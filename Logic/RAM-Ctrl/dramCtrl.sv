==> flow/design.v <==
module bus030selects (
    input   wire [1:0]      cpuAddr,
    input   wire [1:0]      cpuSIZ,
    input   wire            cpuRWn,
    output  wire [3:0]      byteSELn,
    output  wire [1:0]      wordSELn
);
wire UUDn, UMDn, LMDn, LLDn, UDn, LDn;
always_comb begin
    UUDn = ~(
        cpuRWn | (~cpuAddr[0] & ~cpuAddr[1])
    );
    UMDn = ~(
        cpuRWn | (~cpuSIZ[0] & ~cpuAddr[1]) | (~cpuAddr[1] & cpuAddr[0]) |
        (cpuSIZ[1] & !cpuAddr[1])
    );
    LMDn = ~(
        cpuRWn | (~cpuAddr[0] & cpuAddr[1]) |
        (~cpuAddr[1] & ~cpuSIZ[0] & ~cpuSIZ[1]) | 
        (cpuSIZ[1] & cpuSIZ[0] & ~cpuAddr[1]) |
        (~cpuSIZ[0] & ~cpuAddr[1] & cpuAddr[0])
    );
    LLDn = ~(
        cpuRWn | (cpuAddr[0] & cpuSIZ[0] & cpuSIZ[1]) | (~cpuSIZ[0] & ~cpuSIZ[1]) | 
        (cpuAddr[0] & cpuAddr[1]) | (cpuAddr[1] & cpuSIZ[1])
    );
    UDn = ~(~cpuAddr[0] | cpuRWn);
    LDn = ~(~cpuSIZ[0] | cpuSIZ[1] | cpuAddr[0] | cpuRWn);
end
assign byteSELn[0] = LLDn;
assign byteSELn[1] = LMDn;
assign byteSELn[2] = UMDn;
assign byteSELn[3] = UUDn;
assign wordSELn[0] = LDn;
assign wordSELn[1] = UDn;
endmodule
module dramCtrl (
    input   wire            sysClk,          
    input   wire            sysRESETn,       
    input   wire [29:0]     cpuAddr,         
    input   wire [1:0]      cpuSIZ,          
    input   wire            cpuRWn,          
    input   wire            cpuASn,          
    input   wire            cpuCBREQn,       
    output  wire            cpuCBACKn,       
    input   wire            ramCEn,          
    output  reg             ramACKn,         
    output  reg  [11:0]     memAddr,         
    output  reg             memWEn,          
    output  reg  [3:0]      memCASn,         
    output  reg  [3:0]      memRASn          
);
parameter
    sIDLE   =   0,   
    sROW0   =   1,   
    sCOL0   =   2,   
    sCOL1   =   3,   
    sBRST   =   4,   
    sBEND   =   5,   
    sRFH0   =   6,   
    sRFH1   =   7,   
    sRFH2   =   8,   
    sRFH3   =   9,   
    sREGW   =  10;   
reg [3:0] timingState, nextState;
always @(negedge sysClk, negedge sysRESETn) begin
    if(!sysRESETn) begin
        timingState <= sIDLE;
    end else begin
        timingState <= nextState;
    end
end
always @(*) begin
    nextState = timingState;
    case(timingState)
        sIDLE: begin
            if(refreshCall) begin
                nextState = sRFH0;
            end else if(!ramCEn) begin
                if(cpuAddr[29] & cpuAddr[28] & !cpuRWn) begin
                    nextState = sREGW;
                end else begin
                    nextState = sROW0;
                end
            end else begin
                nextState = sIDLE;
            end
        end
        sROW0: nextState = sCOL0;
        sCOL0: nextState = sCOL1;
        sCOL1: begin
            if(!cpuCBREQn) begin
                nextState = sBRST;
            end else begin
                nextState = sIDLE;
            end
        end
        sBRST: begin
            if(!cpuCBREQn) begin
                nextState = sCOL1;
            end else begin
                nextState = sBEND;
            end
        end
        sBEND: nextState = sIDLE;
        sRFH0: nextState = sRFH1;
        sRFH1: nextState = sRFH2;
        sRFH2: nextState = sRFH3;
        sRFH3: nextState = sIDLE;
        sREGW: nextState = sIDLE;
        default: nextState = sIDLE;
    endcase
end
reg [1:0] rRowSize, rColSize;
wire [1:0] rasCalc;
wire selectedSlot, selectedBank;
wire [3:0] memSize;
wire [3:0] rasCalcExpn, casCalcExpn;
wire [11:0] memAddrRow, memAddrCol;
always_comb begin
    rasCalc[0] = selectedSlot;
    rasCalc[1] = selectedBank;
    memSize[1:0] = rColSize;
    memSize[3:2] = rRowSize;
    case(memSize)
        0: selectedSlot = cpuAddr[20];
        1: selectedSlot = cpuAddr[21];
        2: selectedSlot = cpuAddr[22];
        3: selectedSlot = cpuAddr[23];
        4: selectedSlot = cpuAddr[21];
        5: selectedSlot = cpuAddr[22];
        6: selectedSlot = cpuAddr[23];
        7: selectedSlot = cpuAddr[24];
        8: selectedSlot = cpuAddr[22];
        9: selectedSlot = cpuAddr[23];
        10: selectedSlot = cpuAddr[24];
        11: selectedSlot = cpuAddr[25];
        12: selectedSlot = cpuAddr[23];
        13: selectedSlot = cpuAddr[24];
        14: selectedSlot = cpuAddr[25];
        15: selectedSlot = cpuAddr[26];
    endcase
    case(memSize)
        0: selectedBank = cpuAddr[21];
        1: selectedBank = cpuAddr[22];
        2: selectedBank = cpuAddr[23];
        3: selectedBank = cpuAddr[24];
        4: selectedBank = cpuAddr[22];
        5: selectedBank = cpuAddr[23];
        6: selectedBank = cpuAddr[24];
        7: selectedBank = cpuAddr[25];
        8: selectedBank = cpuAddr[23];
        9: selectedBank = cpuAddr[24];
        10: selectedBank = cpuAddr[25];
        11: selectedBank = cpuAddr[26];
        12: selectedBank = cpuAddr[24];
        13: selectedBank = cpuAddr[25];
        14: selectedBank = cpuAddr[26];
        15: selectedBank = cpuAddr[27];
    endcase
    case(rasCalc)
        0: rasCalcExpn = 4'b1110;
        1: rasCalcExpn = 4'b1011;
        2: rasCalcExpn = 4'b1101;
        3: rasCalcExpn = 4'b0111;
    endcase
    memAddrCol = cpuAddr[13:2];
    case(rColSize)
        0: memAddrRow = cpuAddr[22:11];
        1: memAddrRow = cpuAddr[23:12];
        2: memAddrRow = cpuAddr[24:13];
        3: memAddrRow = cpuAddr[25:14];
    endcase
end
bus030selects modCAScalc
(
    .cpuAddr (cpuAddr[1:0]),
    .cpuSIZ  (cpuSIZ),
    .cpuRWn  (cpuRWn),
    .byteSELn(casCalcExpn),
    .wordSELn()
);
reg [8:0] refreshTimer;
reg refreshCall, refreshAck;
always @(posedge sysClk, negedge sysRESETn) begin
    if(!sysRESETn) begin
        refreshTimer <= 0;
        refreshCall <= 0;
    end else if(refreshTimer >= 9'h186) begin    
        refreshCall <= 1;
        refreshTimer <= 0;
    end else begin
        refreshTimer = refreshTimer + 9'h001;
        if(refreshAck) refreshCall <= 0;
    end
end
always @(negedge sysClk, negedge sysRESETn) begin
    if(!sysRESETn) begin
        refreshAck <= 0;
    end else begin
        if(nextState == sRFH0) begin
            refreshAck <= 1;
        end else begin
            refreshAck <= 0;
        end
    end
end
always @(posedge sysClk, negedge sysRESETn) begin
    if(!sysRESETn) begin
        rRowSize <= 2'h2;
        rColSize <= 2'h2;
    end else begin
        if(timingState == sREGW) begin
            rRowSize <= cpuAddr[11:10];
            rColSize <= cpuAddr[9:8];
        end
    end
end
reg[1:0] burstAddr;
always @(posedge sysClk, negedge sysRESETn) begin
    if(!sysRESETn) begin
        burstAddr <= 0;
    end else begin
        if(timingState == sIDLE & !cpuASn) begin
            burstAddr <= cpuAddr[3:2];
        end else if(timingState == sCOL1) begin
            burstAddr <= burstAddr + 2'h1;
        end
    end
end
wire [11:0] nextMemAddr;
always_comb begin
    case(nextState)
    sROW0: begin
        nextMemAddr <= memAddrRow;
    end
    sCOL0, sCOL1, sBRST, sBEND: begin
        nextMemAddr[11:2] <= memAddrCol[11:2];
        nextMemAddr[1:0] <= burstAddr;
    end
    default:
        nextMemAddr <= 0;
    endcase
end
always @(negedge sysClk, negedge sysRESETn) begin
    if(!sysRESETn) begin
        memAddr <= 0;
    end else begin
        memAddr <= nextMemAddr;
    end
end
always @(negedge sysClk, negedge sysRESETn) begin
    if(!sysRESETn) begin
        memRASn <= 4'b1111;
    end else begin
        case(nextState)
            sROW0, sCOL0, sCOL1, sBRST, sBEND: begin
                memRASn <= rasCalcExpn;
            end
            sRFH1, sRFH2, sRFH3: begin
                memRASn <= 4'b0000;
            end
            default: begin
                memRASn <= 4'b1111;
            end
        endcase
    end
end
always @(negedge sysClk, negedge sysRESETn) begin
    if(!sysRESETn) begin
        memCASn <= 4'b1111;
    end else begin
        case(nextState)
            sCOL0, sCOL1, sBEND: begin
                memCASn <= casCalcExpn;
            end
            sRFH0, sRFH1, sRFH2: begin
                memCASn <= 4'b0000;
            end
            default: begin
                memCASn <= 4'b1111;
            end
        endcase
    end
end
always @(negedge sysClk, negedge sysRESETn) begin
    if(!sysRESETn) begin
        cpuCBACKn <= 1;
    end else begin
        case(nextState)
            sROW0, sCOL0, sCOL1, sBRST, sBEND: begin
                if(!cpuCBREQn) cpuCBACKn <= 0;
                else cpuCBACKn <= 1;
            end
            default: cpuCBACKn <= 1;
        endcase
    end
end
always @(negedge sysClk, negedge sysRESETn) begin
    if(!sysRESETn) begin
        ramACKn <= 1;
    end else begin
        case(nextState)
            sCOL1, sBEND, sREGW: ramACKn <= 0;
            default: ramACKn <= 1;
        endcase
    end
end
always @(negedge sysClk, negedge sysRESETn) begin
    if(!sysRESETn) begin
        memWEn = 1;
    end else begin
        case(nextState)
            sROW0, sCOL0, sCOL1, sBRST, sBEND: begin
                if(cpuRWn) memWEn <= 1;
                else memWEn <= 0;
            end
            default: memWEn <= 1;
        endcase
    end
end
endmodule
# Step by step through the tools: dramCtrl
# Tool output for the design above, in the order of the flow.
# Lines are those of the file above, counted from 1.
# Cell names lack the library's common part.
# Not given: n/a
# setup
top_module	dramCtrl
clock	sysClk
lib	sky130hd
lib_corner	tt_025C_1v80

# Elaborated design
# Source: Yosys, flattened and elaborated, memories not mapped. Widths are those after wreduce. Registers that Yosys merges into a memory's read port (data or address) are not register bits. Print and check cells do not count. Equal cells are merged and count once.
# word_totals
ff_bits	44
in_bits	38
out_inout_bits	23
wordCells	137
# classes
n_addsub	2
cmp	1
eq_ne	39
mux	25
bitwise	37
reduce_logical	20
# op_table
cell	n
4-bit equality test with constant B	13
12-bit case mux with 4-bit select	1
4-bit by 3-bit equality test with 1-bit output with constant B	11
4-bit case mux with 8-bit select	1
4-bit by 2-bit equality test with 1-bit output with constant B	6
10-bit case mux with 2-bit select	1
3-bit OR reduction	6
1-bit AND	17
4-bit case mux with 4-bit select	1
4-bit case mux with 2-bit select	2
1-bit case mux with 7-bit select	2
1-bit OR	12
4-bit by 1-bit equality test with 1-bit output with constant B	3
4-bit 2-to-1 mux	3
9-bit by 1-bit adder with 9-bit output with constant B	1
9-bit >= comparator with constant B	1
9-bit 2-to-1 mux	1
1-bit inverter	8
2-bit equality test with constant B	4
4-bit logical NOT	2
4-bit OR reduction	2
1-bit 2-to-1 mux	8
3-bit 2-to-1 mux	2
5-bit OR reduction	1
2-bit by 1-bit equality test with 1-bit output with constant B	2
2-bit logical NOT	2
2-bit nonzero test	2
2-bit OR reduction	2
# Not listed: further kinds 4, cells in them 7.

# Depth
# Depth = most cells in a row (Yosys ltp): at word level without a register or memory, in the mapped netlist without a sequential cell, where the memories' decode and read muxes count.
# depth
ltp_word	9
abc_area	0
ltp_mapped	7
depth_no_buf	6

# Synthesis result
# Yosys stat after the flow's synthesis: flattened, memories mapped to cells. It holds for the ABC_AREA given above (unset counts as 0); a run with the other value may have another netlist.
# by_type
cell_type	n	type_area_um2
dfrtn_1	23	575.552
dfstp_2	14	367.853
dfrtp_1	14	350.336
mux2_2	10	112.608
a21oi_1	20	100.096
mux2i_1	9	90.086
nand2_1	21	78.826
nor2_1	21	78.826
a22o_1	8	70.067
o21ai_0	13	65.062
xor2_1	6	52.55
a32o_1	4	40.038
nand3_1	8	40.038
nor2b_1	6	37.536
xnor2_1	4	35.034
o21bai_1	4	30.029
clkbuf_1	7	26.275
ha_1	2	25.024
# Other cell types: 40; their cells: 67.
# mapped
mapped_cells	261
mapped_area_um2	2682.6
seqArea_um2	1293.7
ffs	51
buf_cells	11
# The figures by module come from a second, unflattened synthesis with its own total; it is not the netlist above.
# hier_totals
cells_unflattened	262
area_unflattened_um2	2747.6
# Each row is one instance without its submodules.
# modules
mod	instances	n_cells	mod_area_um2	mod_seq_area_um2
dramCtrl	1	242	2613.8	1293.7
bus030selects	1	20	133.9	0.0

Design dramCtrl on sky130hd. What follows are 2 stored runs of the flow, each under its own settings; their order means nothing. The constraints put input and output delay at 20% of the set period each and load the outputs with 0.01 pF.
By "fin_power_mw" is meant OpenSTA's value without simulated activity: inputs other than the clock are taken to toggle once in ten clock periods, and the tool carries that through the logic.

Run A, flow files:
==> flow/run.sh <==
#!/bin/bash
# the make line also repeats the synthesis and layout settings of config.mk as NAME=value (left out here)
make -C /OpenROAD-flow-scripts/flow DESIGN_CONFIG=/design/flow/config.mk WORK_HOME=/design/flow/orfs CLKGATE_MAP_FILE= finish
==> flow/config.mk <==
export PLATFORM = sky130hd
export DESIGN_NAME = dramCtrl
export DESIGN_NICKNAME = dramCtrl
export VERILOG_FILES = /design/flow/design.v
export SDC_FILE = /design/flow/constraint.sdc
export NUM_CORES = 4
export LEC_CHECK = 0
export CAP_MARGIN = 20
export CORE_MARGIN = 2
export CORE_UTILIZATION = 18
export GPL_TIMING_DRIVEN = 1
export MIN_ROUTING_LAYER = met1
export SLEW_MARGIN = 20
==> flow/constraint.sdc <==
create_clock -name core_clock -period 3.92 [get_ports {sysClk}]
set_input_delay 0.7840 -clock core_clock [delete_from_list [all_inputs] [get_ports {sysClk}]]
set_output_delay 0.7840 -clock core_clock [all_outputs]
set_load 0.01 [all_outputs]

==> results of run A, as CSV <==
result,value
layout_utilization_pct,28.8
dieArea_um2,15896.2
fin_power_mw,1.170
worst_setup_slack_ps,-217
post_synth_area_um2,2682.6

Run B, flow files:
==> flow/run.sh <==
#!/bin/bash
# the make line also repeats the synthesis and layout settings of config.mk as NAME=value (left out here)
make -C /OpenROAD-flow-scripts/flow DESIGN_CONFIG=/design/flow/config.mk WORK_HOME=/design/flow/orfs CLKGATE_MAP_FILE= finish
==> flow/config.mk <==
export PLATFORM = sky130hd
export DESIGN_NAME = dramCtrl
export DESIGN_NICKNAME = dramCtrl
export VERILOG_FILES = /design/flow/design.v
export SDC_FILE = /design/flow/constraint.sdc
export NUM_CORES = 4
export LEC_CHECK = 0
export CAP_MARGIN = 20
export CELL_PAD_IN_SITES_DETAIL_PLACEMENT = 0
export CELL_PAD_IN_SITES_GLOBAL_PLACEMENT = 0
export CORE_MARGIN = 2
export CORE_UTILIZATION = 36
export CTS_CLUSTER_SIZE = 16
export MAX_ROUTING_LAYER = met5
export MIN_ROUTING_LAYER = met2
export PLACE_DENSITY_LB_ADDON = 0.29
export SETUP_SLACK_MARGIN = 1.08
export SLEW_MARGIN = 0
export TNS_END_PERCENT = 90
==> flow/constraint.sdc <==
create_clock -name core_clock -period 10.4 [get_ports {sysClk}]
set_input_delay 2.0800 -clock core_clock [delete_from_list [all_inputs] [get_ports {sysClk}]]
set_output_delay 2.0800 -clock core_clock [all_outputs]
set_load 0.01 [all_outputs]

==> results of run B, as CSV <==
result,value
layout_utilization_pct,48.5
dieArea_um2,8157.7
fin_power_mw,0.3778
worst_setup_slack_ps,1249
post_synth_area_um2,2682.6
