==> flow/design.v <==
module vidCtrl (
    input   wire                nReset,      
    input   wire                pixClk,      
    input   wire                nCpuCE,      
    output  reg                 nVramWr,     
    output  reg  [14:0]         vramAddr,    
    input   wire                nCpuDS,      
    output  reg                 nCpuDSACK,   
    output  reg                 nVramRd,     
    inout   wire [7:0]          vramData,    
    output  reg                 nVramCE0,    
    output  reg                 nVramCE1,    
    input   wire                cpuRnW,      
    output  reg  [3:0]          vidOut,      
    output  reg                 vidV,        
    output  reg                 vidH,        
    inout   wire [7:0]          cpuData,     
    input   wire [15:0]         cpuAddr      
);
parameter H_TOTAL   =   800;
parameter H_VIS     =   512;
parameter H_BLACK0  =    64;
parameter H_FRONT   =    16;
parameter H_SYNC    =    96;
parameter H_BACK    =    46;
parameter H_BLACK1  =    64;
parameter V_TOTAL   =   525;
parameter V_VIS     =   480;
parameter V_FRONT   =    10;
parameter V_SYNC    =     2;
parameter V_BACK    =    33;
reg [9:0] hCount;
reg [9:0] vCount;
always @(negedge pixClk or negedge nReset) begin
    if(!nReset) begin
        hCount <= 0;
        vCount <= 0;
    end else begin
        if(hCount == H_TOTAL-1) begin
            hCount <= 0;
            if(vCount == V_TOTAL-1) begin
                vCount <= 0;
            end else begin
                vCount <= vCount + 10'h1;
            end
        end else begin
            hCount <= hCount + 10'h1;
        end
    end
end
always @(posedge pixClk or negedge nReset) begin
    if(!nReset) begin
        vidH <= 1;
    end else begin
        if(hCount >= (H_VIS+H_BLACK0+H_FRONT+2) 
            && hCount < (H_VIS+H_BLACK0+H_FRONT+H_SYNC+2)) begin
                vidH <= 0;
        end else begin
            vidH <= 1;
        end
    end
end
always @(posedge pixClk or negedge nReset) begin
    if(!nReset) begin
        vidV <= 1;
    end else begin
        if(vCount >= (V_VIS+V_FRONT) && vCount < (V_VIS+V_FRONT+V_SYNC)) begin
            vidV <= 0;
        end else begin
            vidV <= 1;
        end
    end
end
wire vidActive, cpuTime;
assign vidActive = (hCount < H_VIS) & (vCount < V_VIS);
assign cpuTime = ((vidActive && hCount[1]) || !vidActive);
always @(posedge pixClk) begin
    if(vidActive && hCount[1:0] == 0) begin
        vramAddr[14:7] = vCount[8:1];
        vramAddr[6:0] = hCount[8:2];
    end else if(cpuTime && cpuRequest) begin
        vramAddr = cpuAddr[14:0];
    end else begin
        vramAddr = vramAddr;
    end
end
always @(posedge pixClk) begin
    if(cpuTime && cpuState == cWR1) begin
        vramData <= cpuDataReg;
    end else begin
        vramData <= 8'bZZZZZZZZ;
    end
end
always @(posedge pixClk, negedge nReset) begin
    if(!nReset) begin
        nVramCE0 <= 1;
        nVramCE1 <= 1;
    end else begin
        if(vidActive && hCount[1:0] == 0) begin
            nVramCE0 <= vidBufSel;
            nVramCE1 <= ~vidBufSel;
        end else if(cpuTime && cpuRequest) begin
            nVramCE0 <= cpuAddr[15];
            nVramCE1 <= ~cpuAddr[15];
        end else begin
            nVramCE0 <= 1;
            nVramCE1 <= 1;
        end
    end
end
always @(posedge pixClk, negedge nReset) begin
    if(!nReset) begin
        nVramRd <= 1;
    end else begin
        if(vidActive && hCount[1:0] == 0) begin
            nVramRd <= 0;
        end else if(cpuTime && cpuState == cRD0) begin
            nVramRd <= 0;
        end else begin
            nVramRd <= 1;
        end
    end
end
always @(posedge pixClk, negedge nReset) begin
    if(!nReset) begin
        nVramWr <= 1;
    end else begin
        if(cpuTime && cpuState == cWR1) begin
            nVramWr <= 0;
        end else begin
            nVramWr <= 1;
        end
    end
end
reg [7:0] vidDataReg;
always @(posedge pixClk, negedge nReset) begin
    if(!nReset) begin
        vidDataReg <= 0;
    end else begin
        if(vidActive && hCount[1:0] == 1) begin
            vidDataReg <= vramData;
        end
    end
end
always @(negedge pixClk, negedge nReset) begin
    if(!nReset) begin
        vidOut <= 0;
    end else begin
        if(vidActive && (hCount[1] ^ hCount[0])) begin
            vidOut <= vidDataReg[7:4];
        end else if(vidActive && ~(hCount[1] ^ hCount[0])) begin
            vidOut <= vidDataReg[3:0];
        end else begin
            vidOut <= 0;
        end
    end
end
wire cpuRequest, cpuAck;
assign cpuRequest = (cpuState == cWR1 || cpuState == cRD0);
assign cpuAck = cpuRequest & cpuTime;
parameter
    cIDL    =   0,
    cWR0    =   1,
    cWR1    =   2,
    cRD0    =   3,
    cRD1    =   4,
    cRGW    =   5,   
    cRGR    =   6;   
reg [2:0] cpuState;
wire [2:0] cpuNextState;
always @(posedge pixClk, negedge nReset) begin
    if(!nReset) begin
        cpuState <= cIDL;
    end else begin
        cpuState <= cpuNextState;
    end
end
always_comb begin
    cpuNextState = cpuState;
    case(cpuState)
        cIDL: begin
            if(!nCpuCE & cpuRnW) begin
                if(cpuAddr == 16'hFFFF) begin
                    cpuNextState = cRGR;
                end else begin
                    cpuNextState = cRD0;
                end
            end else if(!nCpuCE & !cpuRnW) begin
                if(cpuAddr == 16'hFFFF) begin
                    cpuNextState = cRGW;
                end else begin
                    cpuNextState = cWR0;
                end
            end else begin
                cpuNextState = cpuState;
            end
        end
        cWR0: begin
            if(nCpuDS) begin
                cpuNextState = cpuState;
            end else begin
                cpuNextState = cWR1;
            end
        end
        cWR1: begin
            if(cpuAck) cpuNextState = cIDL;
            else cpuNextState = cpuState;
        end
        cRD0: begin
            if(cpuAck) cpuNextState = cRD1;
            else cpuNextState = cpuState;
        end
        cRD1: begin
            if(nCpuCE) begin
                cpuNextState = cIDL;
            end else begin
                cpuNextState = cpuState;
            end
        end
        cRGW, cRGR: begin
            if(nCpuCE) begin
                cpuNextState = cIDL;
            end else begin
                cpuNextState = cpuState;
            end
        end
        default: begin
            cpuNextState = cIDL;
        end
    endcase
end
always @(posedge pixClk, negedge nReset) begin
    if(!nReset) begin
        cpuData <= 8'bZZZZZZZZ;
    end else begin
        if(cpuNextState == cRD1) begin
            cpuData <= cpuDataReg;
        end else if(cpuNextState == cRGR) begin
            cpuData[0] <= vidBufSel;             
            cpuData[1] <= vidH;                  
            cpuData[2] <= vidV;                  
            cpuData[3] <= hCount >= H_VIS;       
            cpuData[4] <= vCount >= V_VIS;       
            cpuData[7:5] <= 0;
        end else begin
            cpuData <= 8'bZZZZZZZZ;
        end
    end
end
always @(posedge pixClk, negedge nReset) begin
    if(!nReset) begin
        nCpuDSACK <= 1;
    end else begin
        if(cpuNextState == cRD1 || cpuNextState == cWR1) begin
            nCpuDSACK <= 0;
        end else begin
            nCpuDSACK <= 1;
        end
    end
end
reg vidBufSel, vidBufSelNext;
always @(negedge pixClk, negedge nReset) begin
    if(!nReset) begin
        vidBufSelNext <= 0;
    end else begin
        if(cpuState == cRGW) begin
            vidBufSelNext <= cpuData[0];
        end
    end
end
always @(posedge pixClk, negedge nReset) begin
    if(!nReset) begin
        vidBufSel <= 0;
    end else begin
        if(vCount > V_VIS) begin
            vidBufSel <= vidBufSelNext;
        end else begin
            vidBufSel <= vidBufSel;
        end
    end
end
reg [7:0] cpuDataReg;
always @(posedge pixClk, negedge nReset) begin
    if(!nReset) begin
        cpuDataReg <= 0;
    end else begin
        if(cpuNextState == cWR1) begin
            cpuDataReg <= cpuData;
        end else if(cpuNextState == cRD1) begin
            cpuDataReg <= vramData;
        end
    end
end
endmodule
From RTL to reports: vidCtrl
Tool output for the design above, in the order of the flow.
Lines are those of the file above, counted from 1.
Operators: Yosys type, input widths -> output width; for muxes data width and select width s.
Library cell names are shortened.
{ "inputs": {"top_module": "vidCtrl", "clock_port": "pixClk", "lib": "sky130hd", "lib_corner": "tt_025C_1v80"} }

Word-level counts
Yosys after proc, flatten, opt, wreduce and memory -nomap, before mapping. Memory bits, and registers merged into a memory's read port (data or address), are not among the register bits. Print and check cells are not counted. Equal cells are merged and count once.
{ "op_classes": {"compare": 9, "addsub": 2, "muxes": 41, "reduce_logical": 21, "eq_ne": 13, "bitwise": 8} }
{ "ops": {"columns": ["op", "n"], "rows": [
  ["$mux 8", 4],
  ["$mux 3", 10],
  ["$add 10x1->10 const B", 2],
  ["$ge 10x10->1 const B", 2],
  ["$lt 10x10->1 const B", 2],
  ["$eq 10x10->1 const B", 2],
  ["$ge 10x9->1 const B", 2],
  ["$lt 10x9->1 const B", 2],
  ["$mux 10", 2],
  ["$mux 1", 20],
  ["$eq 16x16->1 const B", 1],
  ["$eq 3x3->1 const B", 5],
  ["$pmux 3 s5", 1],
  ["$mux 15", 1],
  ["$logic_and 1x1->1", 10],
  ["$gt 10x9->1 const B", 1],
  ["$eq 3x2->1 const B", 3],
  ["$mux 4", 2],
  ["$mux 7", 1],
  ["$and 1x1->1", 4],
  ["$reduce_bool 2->1", 2],
  ["$logic_or 1x1->1", 3],
  ["$not 1->1", 3],
  ["$logic_not 1->1", 3],
  ["$eq 3x1->1 const B", 1],
  ["$logic_not 3->1", 1],
  ["$reduce_or 3->1", 1],
  ["$eq 2x1->1 const B", 1]
]} }
Not listed: further kinds 2, cells in them 2.
{ "word_totals": {"inputBits": 21, "elab_cells": 112, "output_inout_bits": 42, "ff_bits": 83} }

Logic depth
Longest topological path by Yosys (ltp), each cell counted once; first at word level (registers and memories cut), then after technology mapping (sequential cells cut; the memories' decode and read muxes count).
{ "depth": {"word_depth": 10, "abc_area": 0, "mapped_depth": 8, "ltp_nobuf": 7} }

Netlist
Source: synth_stat.txt of the flow (Yosys; design flattened, memories mapped). It holds for the ABC_AREA given above (unset counts as 0); a run with the other value may have another netlist.
{ "mapped": {"mapped_area_um2": 3950.0, "mapped_cells": 347, "ffs": 87, "sequential_area_um2": 2222.1} }
{ "by_type": {"columns": ["cell_type", "n"], "rows": [
  ["dfrtp_1", 31],
  ["dfrtn_1", 25],
  ["edfxtp_1", 15],
  ["dfstp_2", 8],
  ["dfxtp_1", 8],
  ["mux2_2", 11],
  ["nand2_1", 29],
  ["inv_1", 27],
  ["o21ai_0", 20],
  ["mux2_1", 8],
  ["ha_1", 7],
  ["nor2_1", 23],
  ["a222oi_1", 8],
  ["o32ai_1", 8],
  ["o21bai_1", 8],
  ["nand4_1", 9],
  ["xnor2_1", 6],
  ["mux2i_1", 5]
]} }
Not listed: further types 38, cells in them 91.

==> runs of vidCtrl <==
Record of 2 stored runs of the RTL-to-layout flow on vidCtrl, platform sky130hd. The runs are unordered. Constraints: input delay and output delay 20% of the set period each, output load 0.01 pF.
By "power" is meant OpenSTA's value without simulated activity: inputs other than the clock are taken to toggle once in ten clock periods, and the tool carries that through the logic.

==> flow run 1: settings <==
{ "period_ns": 3.72, "CORE_UTILIZATION": 58, "SETUP_SLACK_MARGIN": -0.23, "PLACE_DENSITY_LB_ADDON": 0.19, "TNS_END_PERCENT": 85, "GPL_TIMING_DRIVEN": 0, "MAX_ROUTING_LAYER": "met4", "CAP_MARGIN": 20, "CORE_MARGIN": 2, "SLEW_MARGIN": 20 }
==> flow run 1: results <==
full die area: 7,486.6 sq um
standard-cell area of the final layout: 4,849.6 sq um
power: 2.272 mW
summed negative setup slack: -6.186 ns
worst setup slack after layout: -0.296 ns
synthesized cell area: 3,950.0 sq um

==> flow run 2: settings <==
{ "period_ns": 4.29, "CORE_UTILIZATION": 55, "PLACE_DENSITY": 0.57, "TNS_END_PERCENT": 15, "CTS_CLUSTER_SIZE": 21, "CAP_MARGIN": 5, "CORE_MARGIN": 2, "SLEW_MARGIN": 20 }
==> flow run 2: results <==
worst setup slack after layout: 0.039 ns
synthesized cell area: 3,950.0 sq um
standard-cell area of the final layout: 4,817.1 sq um
full die area: 7,875.7 sq um
power: 1.995 mW
summed negative setup slack: 0.000 ns
